==> flow/design.v <==
`timescale 1ns/ 100 ps
module FIFO_v #(parameter ADDR_W = 4, DATA_W = 24, BUFF_L = 16, ALMST_F = 3, ALMST_E = 3) 	 
			(
			output reg 		[DATA_W- 1	:	0]				data_out,
			output reg 		[ADDR_W		:	0]				data_count,
			output	reg															empty,
			output	reg															full,
			output	reg															almst_empty,
			output	reg															almst_full,
			output	reg															err,
			input		wire	[DATA_W -1	:	0]				data_in,
			input		wire														wr_en,
			input		wire														rd_en,
			input		wire 														n_reset,
			input		wire														clk
			);
			reg 				[DATA_W-1 : 0] 	mem_array [0 : (2**ADDR_W)-1];
			reg					[ADDR_W-1 : 0]	rd_ptr, wr_ptr;
			reg					[ADDR_W-1 : 0]	rd_ptr_nxt, wr_ptr_nxt;
			reg														full_ff, empty_ff;
			reg														full_ff_nxt, empty_ff_nxt;
			reg														almst_f_ff, almst_e_ff;
			reg														almst_f_ff_nxt, almst_e_ff_nxt;
			reg					[ADDR_W : 0]		q_reg, q_nxt;
			reg														q_add, q_sub;
	always @ (posedge clk)
		begin	:	reg_update
			if(n_reset == 1'b 0)
				begin
					rd_ptr <= {(ADDR_W-1){1'b 0}};
					wr_ptr <= {(ADDR_W-1){1'b 0}};
					full_ff <= 1'b 0;
					empty_ff <= 1'b 1;
					almst_f_ff <= 1'b 0;
					almst_e_ff <= 1'b 1;
					q_reg <= {(ADDR_W){1'b 0}};
				end
			else
				begin
					rd_ptr <= rd_ptr_nxt;
					wr_ptr <= wr_ptr_nxt;
					full_ff <= full_ff_nxt;
					empty_ff <= empty_ff_nxt;
					almst_f_ff <= almst_f_ff_nxt;
					almst_e_ff <= almst_e_ff_nxt;
					q_reg <= q_nxt;
				 end
		end	 
	always @ ( almst_e_ff, almst_f_ff, q_reg)
		begin	:	Wtr_Mrk_Cont
			almst_e_ff_nxt = almst_e_ff;
			almst_f_ff_nxt = almst_f_ff;				
			if(q_reg < ALMST_E)
				almst_e_ff_nxt = 1'b 1;
			else
				almst_e_ff_nxt = 1'b 0;
			if(q_reg > BUFF_L-ALMST_F)
				almst_f_ff_nxt = 1'b 1;
			else
				almst_f_ff_nxt = 1'b 0;
		end	 
	always @ (wr_en, rd_en, wr_ptr, rd_ptr, empty_ff, full_ff, q_reg)
		begin
			wr_ptr_nxt = wr_ptr ;											 
			rd_ptr_nxt = rd_ptr;
			full_ff_nxt = full_ff;
			empty_ff_nxt = empty_ff;
			q_add = 1'b 0;
			q_sub = 1'b 0;
			if(wr_en == 1'b 1 & rd_en == 1'b 0)
				begin
					if(full_ff == 1'b 0)
						begin
							if(wr_ptr < BUFF_L-1)									
								begin
									q_add = 1'b 1;
									wr_ptr_nxt = wr_ptr + 1;
									empty_ff_nxt = 1'b 0;
								end
							else
								begin
									wr_ptr_nxt = {(ADDR_W-1){1'b 0}};
									empty_ff_nxt = 1'b 0;
								end
							if( (wr_ptr+1 == rd_ptr) || ((wr_ptr == BUFF_L-1) && (rd_ptr == 1'b 0)))   
								full_ff_nxt = 1'b 1;
						end
				end
			if( (wr_en == 1'b 0) && (rd_en == 1'b 1))
				begin					
					if(empty_ff == 1'b 0) 
						begin
							if(rd_ptr < BUFF_L-1 )													
								begin
									if(q_reg > 0)
										q_sub = 1'b 1;
									else
										q_sub = 1'b 0;
									rd_ptr_nxt = rd_ptr + 1;
									full_ff_nxt = 1'b 0;
								end
							else	
								begin
									rd_ptr_nxt = {(ADDR_W-1){1'b 0}}; 
									full_ff_nxt = 1'b 0;		
								end
							if( (rd_ptr  + 1 == wr_ptr) || ((rd_ptr == BUFF_L -1) && (wr_ptr == 1'b 0 )))  
								empty_ff_nxt = 1'b 1;
						end
				end
			if( (wr_en == 1'b 1) && (rd_en == 1'b 1)) 
				begin
					if(wr_ptr < BUFF_L -1) 
						wr_ptr_nxt = wr_ptr  + 1;	
					else											
						wr_ptr_nxt =  {(ADDR_W-1){1'b 0}}; 
					if(rd_ptr < BUFF_L -1) 
						rd_ptr_nxt = rd_ptr + 1;		
					else
						rd_ptr_nxt = {(ADDR_W-1){1'b 0}}; 
				end
		end   
	always @ (posedge clk)
		begin		:		mem_cont
			if( n_reset == 1'b 0)
				begin
					mem_array[rd_ptr] <=  {(DATA_W-1){1'b 0}}; 
					data_out <= {(DATA_W-1){1'b 0}}; 
					err <= 1'b 0;
				end
			else
				begin
					if( (wr_en == 1'b 1) && (full_ff == 1'b 0) )
						begin
							mem_array[wr_ptr] <=  data_in;
							err <= 1'b 0;						
						end
					else if( (wr_en == 1'b 1) && (full_ff == 1'b 1))       
						err <= 1'b 1;
					if( (rd_en == 1'b 1) && (empty_ff == 1'b 0))
						begin
							data_out <= mem_array[rd_ptr];
							err <= 1'b 0;
						end
					else if( (rd_en == 1'b 1) && (empty_ff == 1'b 1))
						err <= 1'b 1;
				end	 
		end	 
	always @ ( q_sub, q_add, q_reg)
		begin	:	Counter
			case( {q_sub , q_add} )
				2'b 01 :
						q_nxt = q_reg + 1;
				2'b 10 :
						q_nxt = q_reg - 1;
				default :
						q_nxt = q_reg;
			endcase 	
		end	 
	always @ (full_ff, empty_ff, almst_e_ff, almst_f_ff, q_reg)
		begin
			full = full_ff;
			empty = empty_ff;
			almst_empty = almst_e_ff; 
			almst_full = almst_f_ff;
			data_count = q_reg;
		end
endmodule
======== Tool chain data of FIFO_v ========
Tool output for the design above, in the order of the flow.
Lines are those of the file above, counted from 1.
The mark -- stands for no value.
inputs
  top ..................................... FIFO_v
  clock input ............................. clk
  standard-cell library ................... sky130hd
  timing corner ........................... tt_025C_1v80

======== Elaborated design ========
Yosys after proc, flatten, opt, wreduce and memory -nomap, before mapping. Memory bits, and registers merged into a memory's read port (data or address), are not among the register bits. Print and check cells are not counted. Equal cells are merged and count once.
Memory sizes are those after Yosys's memory passes, which may raise the word count (mostly to a power of two), join words into wider ones and drop unused or constant bits.
operators by class
  $add $sub $neg .......................... 4
  magnitude comparators ................... 5
  equality and inequality tests ........... 8
  mux-type cells .......................... 42
  bitwise gates (word level) .............. 6
  reductions and logical operators ........ 21
operator list
  kind                                                    number
  two-way mux 24 bit                                      3
  equality test 32 x 4 -> 1 bit                           2
  two-way mux 4 bit                                       12
  two-way mux 1 bit                                       26
  OR reduction 24 bit                                     1
  adder 4 x 1 -> 5 bit (second input constant)            2
  parallel mux 5 bit (select 2 bit)                       1
  logical AND 1 bit                                       8
  < comparator 4 bit (second input constant)              2
  equality test 4 bit (second input constant)             2
  zero test 4 bit                                         2
  nonzero test 2 bit                                      3
  inverter 1 bit                                          5
  adder 5 x 1 -> 5 bit (second input constant)            1
  subtractor 5 x 1 -> 5 bit (second input constant)       1
  > comparator 5 x 1 -> 1 bit (second input constant)     1
  < comparator 5 x 2 -> 1 bit (second input constant)     1
  > comparator 5 x 4 -> 1 bit (second input constant)     1
  inequality test 2 x 1 -> 1 bit (second input constant)  2
  AND reduction 2 bit                                     2
  nonzero test 3 bit                                      1
  logical OR 1 bit                                        2
  equality test 2 x 1 -> 1 bit (second input constant)    1
  equality test 2 bit (second input constant)             1
  OR reduction 2 bit                                      1
  AND 1 bit                                               1
  zero test 1 bit                                         1
word-level totals
  flip-flop bits (word level) ............. 18
  bits in writable memories ............... 384
  word width x clocked read ports ......... 24
  memories kept ........................... 1
  output and inout port bits .............. 34
memory list
  memory     words  bits a word  rd ports  wr ports  line  text
  mem_array  16     24           1         1         17    reg [DATA_W-1 : 0] mem_array [0 : (2**ADDR_W)-1];

======== Longest topological paths ========
Depth = most cells in a row (Yosys ltp): at word level without a register or memory, in the mapped netlist without a sequential cell, where the memories' decode and read muxes count.
depth
  word-level depth ........................ 8
  ABC_AREA ................................ 0
  gate-level depth with buffers ........... 11
  mapped depth without buffers ............ 10

======== Synthesis result ========
Source: synth_stat.txt of the flow (Yosys; design flattened, memories mapped). It holds for the ABC_AREA given above (unset counts as 0); a run with the other value may have another netlist.
cell types
  type                       number  area in all (sq um)
  sky130_fd_sc_hd__edfxtp_1  384     1.15E+04
  sky130_fd_sc_hd__mux4_2    82      1.85E+03
  sky130_fd_sc_hd__dfxtp_1   42      840.806
  sky130_fd_sc_hd__mux4_1    14      367.853
  sky130_fd_sc_hd__mux2i_1   28      280.269
  sky130_fd_sc_hd__o211ai_1  25      187.68
  sky130_fd_sc_hd__a22oi_1   24      180.173
  sky130_fd_sc_hd__and2_1    24      150.144
  sky130_fd_sc_hd__nand2_1   35      131.376
  sky130_fd_sc_hd__nor2_1    30      112.608
  sky130_fd_sc_hd__buf_6     9       101.347
  sky130_fd_sc_hd__ha_1      7       87.584
  sky130_fd_sc_hd__buf_2     17      85.082
  sky130_fd_sc_hd__clkbuf_1  20      75.072
  sky130_fd_sc_hd__a31oi_1   11      68.816
  sky130_fd_sc_hd__xnor2_1   7       61.309
  sky130_fd_sc_hd__xor2_1    7       61.309
  sky130_fd_sc_hd__a21oi_1   12      60.058
Other cell types: 29; their cells: 74.
mapped netlist
  cells in the netlist .................... 852
  mapped area ............................. 16,698.5 sq um
  mapped flip-flops ....................... 426

======== Timing after synthesis ========
Source: OpenSTA report_checks on the synthesized netlist (no wires, ideal clock, input and output delay 20% of the period each), path of least setup slack; recovery checks are left aside. Register names are those of the netlist, which keeps one name where synthesis merged equal registers.
path after synthesis
  kind .................................... input-to-reg
  from .................................... input port wr_en
  to ...................................... memory mem_array[9][0]
  period .................................. 3.68 ns
  library setup time ...................... 0.405 ns
  data arrival time ....................... 2.645 ns
  slack ................................... 0.630 ns
  delay of the path ....................... 2.314 ns
  stages .................................. 6
  buffers on the path ..................... 3
  synthesis period reached ................ 3.05 ns
"delay of the path" is the arrival time less input delay plus setup time.
"stages" counts driving pins, that of a launching flip-flop among them; a cell with two outputs on the path counts twice.
"synthesis period reached" is the clock period less the worst setup slack; recovery checks do not enter. This is arithmetic on one report: input and output delays are still those of the set period (20% each).
Between the ends stands the longest chain of elaborated cells between them, by number of cells; it is not shown to be the way that was timed. Of several equally long chains one is given.
Each line given opens the expression or statement behind the cell; cells for indexed reads and writes are added by Yosys, which also makes memories of some case tables.
Only ways into the end's enable, where the timed path ends, are counted here.
between the ends, after synthesis
  cells stage by stage .................... sky130_fd_sc_hd__clkbuf_2 sky130_fd_sc_hd__and3b_1 sky130_fd_sc_hd__clkbuf_1 sky130_fd_sc_hd__buf_2 sky130_fd_sc_hd__a31oi_1 sky130_fd_sc_hd__nor2_1
  cells in the longest elaborated chain ... 5
  elaborated cells on any way between the ends .. 8
  source lines of those cells ............. 2
  classes of those cells .................. mux (6); reduce/logical (2)
ends and longest elaborated chain, after synthesis
  what                 line  text
  start: declaration   12    input wire wr_en,
  logical AND 1 bit    133   if( (wr_en == 1'b 1) && (full_ff == 1'b 0) )
  two-way mux 1 bit    133
  two-way mux 1 bit    125   if( n_reset == 1'b 0)
  OR reduction 24 bit  --
  two-way mux 4 bit    --
  end: declaration     17    reg [DATA_W-1 : 0] mem_array [0 : (2**ADDR_W)-1];

======== Path in the finished layout ========
From the final timing report of flow run A: the path of least setup slack in the routed layout; clock arrival at registers is part of the times.
path after layout
  kind .................................... reg-to-reg
  from .................................... register wr_ptr[0]
  to ...................................... register q_reg[2]
  period .................................. 3.19 ns
  library setup time ...................... 0.07 ns
  data arrival time ....................... 3.04 ns
  slack ................................... 0.61 ns
  stages .................................. 11
  buffers on the path ..................... 0
Between the ends stands the longest chain of elaborated cells between them, by number of cells; it is not shown to be the way that was timed. Of several equally long chains one is given.
between the ends, after layout
  cells stage by stage .................... sky130_fd_sc_hd__dfxtp_2 sky130_fd_sc_hd__ha_2 sky130_fd_sc_hd__and3_2 sky130_fd_sc_hd__or3_1 sky130_fd_sc_hd__ha_1 sky130_fd_sc_hd__xor2_1 sky130_fd_sc_hd__ha_1 sky130_fd_sc_hd__a21oi_2 sky130_fd_sc_hd__xnor2_1 sky130_fd_sc_hd__or3_1 sky130_fd_sc_hd__a21oi_1
  cells in the longest elaborated chain ... 6
  elaborated cells on any way between the ends .. 8
  classes of those cells .................. compare (1); eq/ne (2); mux (4); reduce/logical (1)
ends and longest elaborated chain, after layout
  what                               line  text
  start: declaration                 18    reg [ADDR_W-1 : 0] rd_ptr, wr_ptr;
  start: assignment                  31    wr_ptr <= {(ADDR_W-1){1'b 0}};
  start: assignment                  41    wr_ptr <= wr_ptr_nxt;
  < comparator 4 bit                 74    if(wr_ptr < BUFF_L-1)
  two-way mux 1 bit                  74
  two-way mux 1 bit                  72    if(full_ff == 1'b 0)
  two-way mux 1 bit                  70    if(wr_en == 1'b 1 & rd_en == 1'b 0)
  equality test 2 bit                151   case( {q_sub , q_add} )
  parallel mux 5 bit (select 2 bit)  151
  end: assignment                    36    q_reg <= {(ADDR_W){1'b 0}};
  end: assignment                    46    q_reg <= q_nxt;
  end: declaration                   24    reg [ADDR_W : 0] q_reg, q_nxt;

Stored flow runs of FIFO_v (2 of them; Yosys, OpenROAD, sky130hd). They differ in their settings and are not a sequence. Constraints: input delay and output delay 20% of the set period each, output load 0.01 pF.
"period achieved": clock period set for the run, less the worst setup slack. It is reckoned from that one timing run; input and output delays stay at 20% of the period that was set.
"allowed time less slack (worst setup path)" is the time allowed to the run's worst setup path (the clock period less input and output delay, where it has them) less its slack. Clock arrival times count: a late capture clock shortens it, a late launch clock lengthens it.
"power consumption" rests on the timing tool's default activity at the inputs, not on a simulated workload.

======== flow run A ========
==> flow/run.sh <==
#!/bin/bash
# the make line also repeats the synthesis and layout settings of config.mk as NAME=value (left out here)
make -C /OpenROAD-flow-scripts/flow DESIGN_CONFIG=/design/flow/config.mk WORK_HOME=/design/flow/orfs CLKGATE_MAP_FILE= finish
==> flow/config.mk <==
export PLATFORM = sky130hd
export DESIGN_NAME = FIFO_v
export DESIGN_NICKNAME = FIFO_v
export VERILOG_FILES = /design/flow/design.v
export SDC_FILE = /design/flow/constraint.sdc
export NUM_CORES = 4
export LEC_CHECK = 0
export CAP_MARGIN = 20
export CORE_MARGIN = 2
export CORE_UTILIZATION = 40
export SETUP_SLACK_MARGIN = 0.37
export SLEW_MARGIN = 20
==> flow/constraint.sdc <==
create_clock -name core_clock -period 3.19 [get_ports {clk}]
set_input_delay 0.6380 -clock core_clock [delete_from_list [all_inputs] [get_ports {clk}]]
set_output_delay 0.6380 -clock core_clock [all_outputs]
set_load 0.01 [all_outputs]

-------- measured, flow run A --------
  period achieved ......................... 2.577 ns
  area of the standard cells in the finished layout .. 19,621.3 sq um
  allowed time less slack (worst setup path) .. 2.58 ns
  worst setup path kind ................... reg-to-reg
  area of the die ......................... 43,397.2 sq um
  lowest setup slack ...................... 0.613 ns
  worst-case hold slack ................... 0.475 ns
  final design utilization ................ 0.478
  power consumption ....................... 11.540 mW
  total negative setup slack .............. 0.000 ns
  chip area after synthesis (Yosys) ....... 16,698.5 sq um

======== flow run B ========
==> flow/run.sh <==
#!/bin/bash
# the make line also repeats the synthesis and layout settings of config.mk as NAME=value (left out here)
make -C /OpenROAD-flow-scripts/flow DESIGN_CONFIG=/design/flow/config.mk WORK_HOME=/design/flow/orfs CLKGATE_MAP_FILE= finish
==> flow/config.mk <==
export PLATFORM = sky130hd
export DESIGN_NAME = FIFO_v
export DESIGN_NICKNAME = FIFO_v
export VERILOG_FILES = /design/flow/design.v
export SDC_FILE = /design/flow/constraint.sdc
export NUM_CORES = 4
export LEC_CHECK = 0
export CAP_MARGIN = 20
export CELL_PAD_IN_SITES_DETAIL_PLACEMENT = 0
export CELL_PAD_IN_SITES_GLOBAL_PLACEMENT = 2
export CORE_MARGIN = 2
export CORE_UTILIZATION = 32
export GPL_TIMING_DRIVEN = 0
export MIN_ROUTING_LAYER = met1
export PLACE_DENSITY_LB_ADDON = 0.04
export SETUP_SLACK_MARGIN = -0.18
export SLEW_MARGIN = 20
==> flow/constraint.sdc <==
create_clock -name core_clock -period 5.25 [get_ports {clk}]
set_input_delay 1.0500 -clock core_clock [delete_from_list [all_inputs] [get_ports {clk}]]
set_output_delay 1.0500 -clock core_clock [all_outputs]
set_load 0.01 [all_outputs]

-------- measured, flow run B --------
  period achieved ......................... 3.778 ns
  area of the standard cells in the finished layout .. 20,148.1 sq um
  allowed time less slack (worst setup path) .. 2.73 ns
  worst setup path kind ................... input-to-reg
  area of the die ......................... 54,026.0 sq um
  lowest setup slack ...................... 1.472 ns
  worst-case hold slack ................... 0.469 ns
  final design utilization ................ 0.392
  power consumption ....................... 7.435 mW
  total negative setup slack .............. 0.000 ns
  chip area after synthesis (Yosys) ....... 16,698.5 sq um
